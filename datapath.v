==> flow/design.v <==
`timescale 1ns / 1ps
module datapath(
 input clk,MB,MD,RW,
 input [2:0] DA,AA,BA,
 input [3:0] FS,
 input [15:0] Datain,
 output reg [15:0] Dataout,da,aa,ba
);
reg [15:0] register[7:0];
integer i;
initial begin
for (i=0;i<8;i=i+1)
      register[i] <= 16'd3;
end
always @(posedge clk) 
begin
da <= register[DA]; aa<= register[AA]; ba <= register[BA];
if(~RW)  
    Dataout <= ba;     
else if (MD) 
    da <= Datain;      
else if (MB)         
    case(FS)                    
    4'b0000: da <= aa;
    4'b0001: da <= aa +1;
    4'b0010: da <= aa + BA;
    4'b0011: da <= aa + BA + 1;
    4'b0100: da <= aa + ~BA;
    4'b0101: da <= aa + ~BA + 1;
    4'b0110: da <= aa - 1;
    4'b0111: da <= aa ;
    4'b1000: da <= aa & BA ;
    4'b1001: da <= aa | BA ;
    4'b1010: da <= aa ^ BA ;
    4'b1011: da <= ~aa ;
    4'b1100: da <= BA ;
    4'b1101: da <= BA >> 1;
    4'b1110: da <= BA << 1;    
endcase   
else
case(FS)
    4'b0000: da <= aa;
    4'b0001: da <= aa +1;
    4'b0010: da <= aa + ba;
    4'b0011: da <= aa + ba + 1;
    4'b0100: da <= aa + ~ba;
    4'b0101: da <= aa + ~ba + 1;
    4'b0110: da <= aa - 1;
    4'b0111: da <= aa ;
    4'b1000: da <= aa & ba ;
    4'b1001: da <= aa | ba ;
    4'b1010: da <= aa ^ ba ;
    4'b1011: da <= ~aa ;
    4'b1100: da <= ba ;
    4'b1101: da <= ba >> 1;
    4'b1110: da <= ba << 1;    
endcase
end
endmodule
=== From RTL to reports: datapath ===
Tool output for the design above, in the order of the flow.
Line numbers count from 1 in the design file above.
Cell names lack the library's common part.
Not given: -

* Design top: datapath
* Clock input: clk
* Library: sky130hd
* Timing corner: tt_025C_1v80

=== Word-level counts ===
Yosys after proc, flatten, opt, wreduce and memory -nomap, before mapping. Enables and synchronous resets that opt folds into registers are not counted as muxes. Memory bits, and registers merged into a memory's read port (data or address), are not among the register bits. Print and check cells are not counted.

* Add/sub/neg operators: 14
* Eq/ne operators: 14
* Multiplexer cells: 5
* Bitwise logic cells: 11
* Reduce/logical cells: 2

{| class="wikitable"
|+ Operators by type and width
! operator !! number
|-
| parallel mux 16 bit (select 14 bit) || 2
|-
| adder 16 bit || 6
|-
| adder 16 x 1 -> 16 bit (second input constant) || 5
|-
| NOT 16 bit || 3
|-
| 2-to-1 mux 16 bit || 3
|-
| adder 16 x 3 -> 16 bit || 2
|-
| NOT 3 -> 16 bit || 2
|-
| == test 4 bit (second input constant) || 7
|-
| subtractor 16 x 1 -> 16 bit (second input constant) || 1
|-
| bitwise AND 16 bit || 1
|-
| bitwise OR 16 bit || 1
|-
| bitwise XOR 16 bit || 1
|-
| bitwise AND 16 x 3 -> 16 bit || 1
|-
| bitwise OR 16 x 3 -> 16 bit || 1
|-
| bitwise XOR 16 x 3 -> 16 bit || 1
|-
| == test 4 x 3 -> 1 bit (second input constant) || 4
|-
| == test 4 x 2 -> 1 bit (second input constant) || 2
|-
| == test 4 x 1 -> 1 bit (second input constant) || 1
|-
| zero test 4 bit || 1
|-
| OR reduction 2 bit || 1
|}

* Bits in registers: 64
* Input bits: 33
* Word-level cells: 50

=== Logic depth ===
Longest topological path by Yosys (ltp), each cell counted once; first at word level (registers and memories cut), then after technology mapping (sequential cells cut; the memories' decode and read muxes count).

* Depth after elaboration: 7
* ABC_AREA: 0
* Mapped depth: 7

=== Synthesis result ===
Source: synth_stat.txt of the flow (Yosys; design flattened, memories mapped). It holds for the ABC_AREA given above (unset counts as 0); a run with the other value may have another netlist.
Totals and module areas in this step are rounded.

* Mapped cells: 178
* Mapped area: 1404 um^2
* Sequential part of the area: 320.3 um^2
* Mapped flip-flops: 16
* Buffer cells: 59

{| class="wikitable"
|+ Cell types
! type !! number !! area in all (um^2)
|-
| buf_4 || 48 || 360.346
|-
| dfxtp_1 || 16 || 320.307
|-
| a21o_1 || 12 || 90.086
|-
| o21ai_0 || 9 || 45.043
|-
| ha_1 || 3 || 37.536
|-
| nand2_1 || 9 || 33.782
|-
| a21oi_1 || 6 || 30.029
|-
| buf_2 || 6 || 30.029
|-
| nand3_1 || 6 || 30.029
|-
| o211ai_1 || 4 || 30.029
|-
| inv_1 || 7 || 26.275
|-
| a31oi_1 || 4 || 25.024
|-
| nand2b_1 || 3 || 18.768
|-
| o21ai_2 || 2 || 17.517
|-
| a21boi_0 || 2 || 15.014
|-
| nand4b_2 || 1 || 15.014
|-
| nor2_1 || 4 || 15.014
|-
| nor3_1 || 3 || 15.014
|}

Other cell types: 27; their cells: 33.

=== Path before layout ===
Path of least setup slack by OpenSTA after synthesis, without wires, with an ideal clock, recovery checks aside; 20% of the period is set as input and as output delay. Where synthesis merged equal registers, the netlist keeps one of their names.

* Path type: input to register
* Start point: input port BA[0]
* End point: register da[1]
* Period: 3.0 ns
* Input delay: 0.600 ns
* Setup time: 0.062 ns
* Arrival time: 1.833 ns
* Required time: 2.938 ns
* Setup slack: 1.105 ns
* Path delay: 1.295 ns
* Driving pins on the path: 6
* Path buffers: 0
* Period reached after synthesis: 1.895 ns

"path delay" = arrival - input delay + setup time.
"driving pins on the path" counts driving pins, that of a launching flip-flop among them; a cell with two outputs on the path counts twice.
"period reached after synthesis" is the clock period less the worst setup slack; recovery checks do not enter. This is arithmetic on one report: input and output delays are still those of the set period (20% each).
Between the ends stands the longest chain of elaborated cells between them, by number of cells; it is not shown to be the way that was timed. Of several equally long chains one is given.
Each line given opens the expression or statement behind the cell; cells for indexed reads and writes are added by Yosys, which also makes memories of some case tables.
A register here has more assigning lines than the two given.

* Cell sequence: inv_1 ha_1 maj3_1 o311a_1 a31o_1 nand3_1
* Length of the longest elaborated chain: 7
* Elaborated cells between the ends (all ways): 12
* RTL lines with such cells: 8
* Classes of those cells: 6 x add/sub; 4 x mux; 2 x logic

{| class="wikitable"
|+ RTL lines, path post-synthesis
! what !! line !! source
|-
| from (decl) || 4 || <nowiki>input [2:0] DA,AA,BA,</nowiki>
|-
| NOT 3 -> 16 bit || 29 || <nowiki>4'b0101: da <= aa + ~BA + 1;</nowiki>
|-
| adder 16 bit || 29 ||
|-
| adder 16 x 1 -> 16 bit || 29 ||
|-
| parallel mux 16 bit (select 14 bit) || 23 || <nowiki>case(FS)</nowiki>
|-
| 2-to-1 mux 16 bit || 22 || <nowiki>else if (MB)</nowiki>
|-
| 2-to-1 mux 16 bit || 20 || <nowiki>else if (MD)</nowiki>
|-
| 2-to-1 mux 16 bit || 18 || <nowiki>if(~RW)</nowiki>
|-
| to (assign) || 17 || <nowiki>da <= register[DA]; aa<= register[AA]; ba <= register[BA];</nowiki>
|-
| to (assign) || 21 || <nowiki>da <= Datain;</nowiki>
|-
| to (decl) || 7 || <nowiki>output reg [15:0] Dataout,da,aa,ba</nowiki>
|}

=== Path in the finished layout ===
From the final timing report of job 1: the path of least setup slack in the routed layout; clock arrival at registers is part of the times.

* Path type: input to register
* Start point: input port FS[3]
* End point: register da[6]
* Period: 1.03 ns
* Input delay: 0.21 ns
* Setup time: 0.05 ns
* Arrival time: 1.45 ns
* Required time: 1.22 ns
* Setup slack: -0.23 ns
* Driving pins on the path: 7
* Path buffers: 2

Between the ends stands the longest chain of elaborated cells between them, by number of cells; it is not shown to be the way that was timed. Of several equally long chains one is given.
A register here has more assigning lines than the two given.

* Cell sequence: buf_6 buf_8 nor2b_4 a21boi_4 or4b_4 o21ai_4 a21o_1
* Length of the longest elaborated chain: 6
* Elaborated cells between the ends (all ways): 21
* Classes of those cells: 14 x eq/ne; 5 x mux; 2 x reduce/logical

{| class="wikitable"
|+ RTL lines, path post-layout
! what !! line !! source
|-
| from (decl) || 5 || <nowiki>input [3:0] FS,</nowiki>
|-
| == test 4 x 3 -> 1 bit || 41 || <nowiki>case(FS)</nowiki>
|-
| OR reduction 2 bit || - ||
|-
| parallel mux 16 bit (select 14 bit) || 41 ||
|-
| 2-to-1 mux 16 bit || 22 || <nowiki>else if (MB)</nowiki>
|-
| 2-to-1 mux 16 bit || 20 || <nowiki>else if (MD)</nowiki>
|-
| 2-to-1 mux 16 bit || 18 || <nowiki>if(~RW)</nowiki>
|-
| to (assign) || 17 || <nowiki>da <= register[DA]; aa<= register[AA]; ba <= register[BA];</nowiki>
|-
| to (assign) || 21 || <nowiki>da <= Datain;</nowiki>
|-
| to (decl) || 7 || <nowiki>output reg [15:0] Dataout,da,aa,ba</nowiki>
|}

Appendix: measured runs

Measured results for datapath: 2 stored runs of the Yosys and OpenROAD flow on sky130hd. The settings differ; the order carries no meaning. The constraints put input and output delay at 20% of the set period each and load the outputs with 0.01 pF.
"achieved period": clock period set for the run, less the worst setup slack. It is reckoned from that one timing run; input and output delays stay at 20% of the period that was set.
"overall power" is the tool's figure for a default switching activity; nothing was simulated.
The results are shown rounded.

=== Job 1 ===
{| class="wikitable"
! Setting !! Value
|-
| period_ns || 1.03
|-
| CORE_UTILIZATION || 15
|-
| SETUP_SLACK_MARGIN || 0.19
|-
| PLACE_DENSITY_LB_ADDON || 0.28
|-
| CORE_ASPECT_RATIO || 1.16
|-
| CORE_MARGIN || 10
|-
| TNS_END_PERCENT || 40
|-
| GPL_TIMING_DRIVEN || 1
|-
| GPL_ROUTABILITY_DRIVEN || 0
|-
| SLEW_MARGIN || 10
|-
| MIN_ROUTING_LAYER || met2
|-
| CAP_MARGIN || 20
|-
! Result !! Value
|-
| Setup TNS || -3.448 ns
|-
| Worst hold slack in the final report || 0.473 ns
|-
| Netlist area reported by Yosys || 1404 um^2
|-
| Worst setup slack after layout || -0.232 ns
|-
| Standard-cell area after layout || 2278 um^2
|-
| Overall power || 1.870 mW
|-
| Achieved period || 1.262 ns
|-
| Overall die area || 13640 um^2
|}

=== Job 2 ===
{| class="wikitable"
! Setting !! Value
|-
| period_ns || 2.51
|-
| CORE_UTILIZATION || 50
|-
| SETUP_SLACK_MARGIN || 0.09
|-
| PLACE_DENSITY_LB_ADDON || 0.22
|-
| CORE_ASPECT_RATIO || 1.31
|-
| ABC_AREA || 0
|-
| CTS_CLUSTER_SIZE || 99
|-
| CTS_CLUSTER_DIAMETER || 159
|-
| SLEW_MARGIN || 40
|-
| CAP_MARGIN || 20
|-
| CORE_MARGIN || 2
|-
! Result !! Value
|-
| Standard-cell area after layout || 1708 um^2
|-
| Worst setup slack after layout || 0.431 ns
|-
| Setup TNS || 0.000 ns
|-
| Netlist area reported by Yosys || 1404 um^2
|-
| Overall power || 0.6185 mW
|-
| Worst hold slack in the final report || 0.802 ns
|-
| Achieved period || 2.079 ns
|-
| Overall die area || 3251 um^2
|}
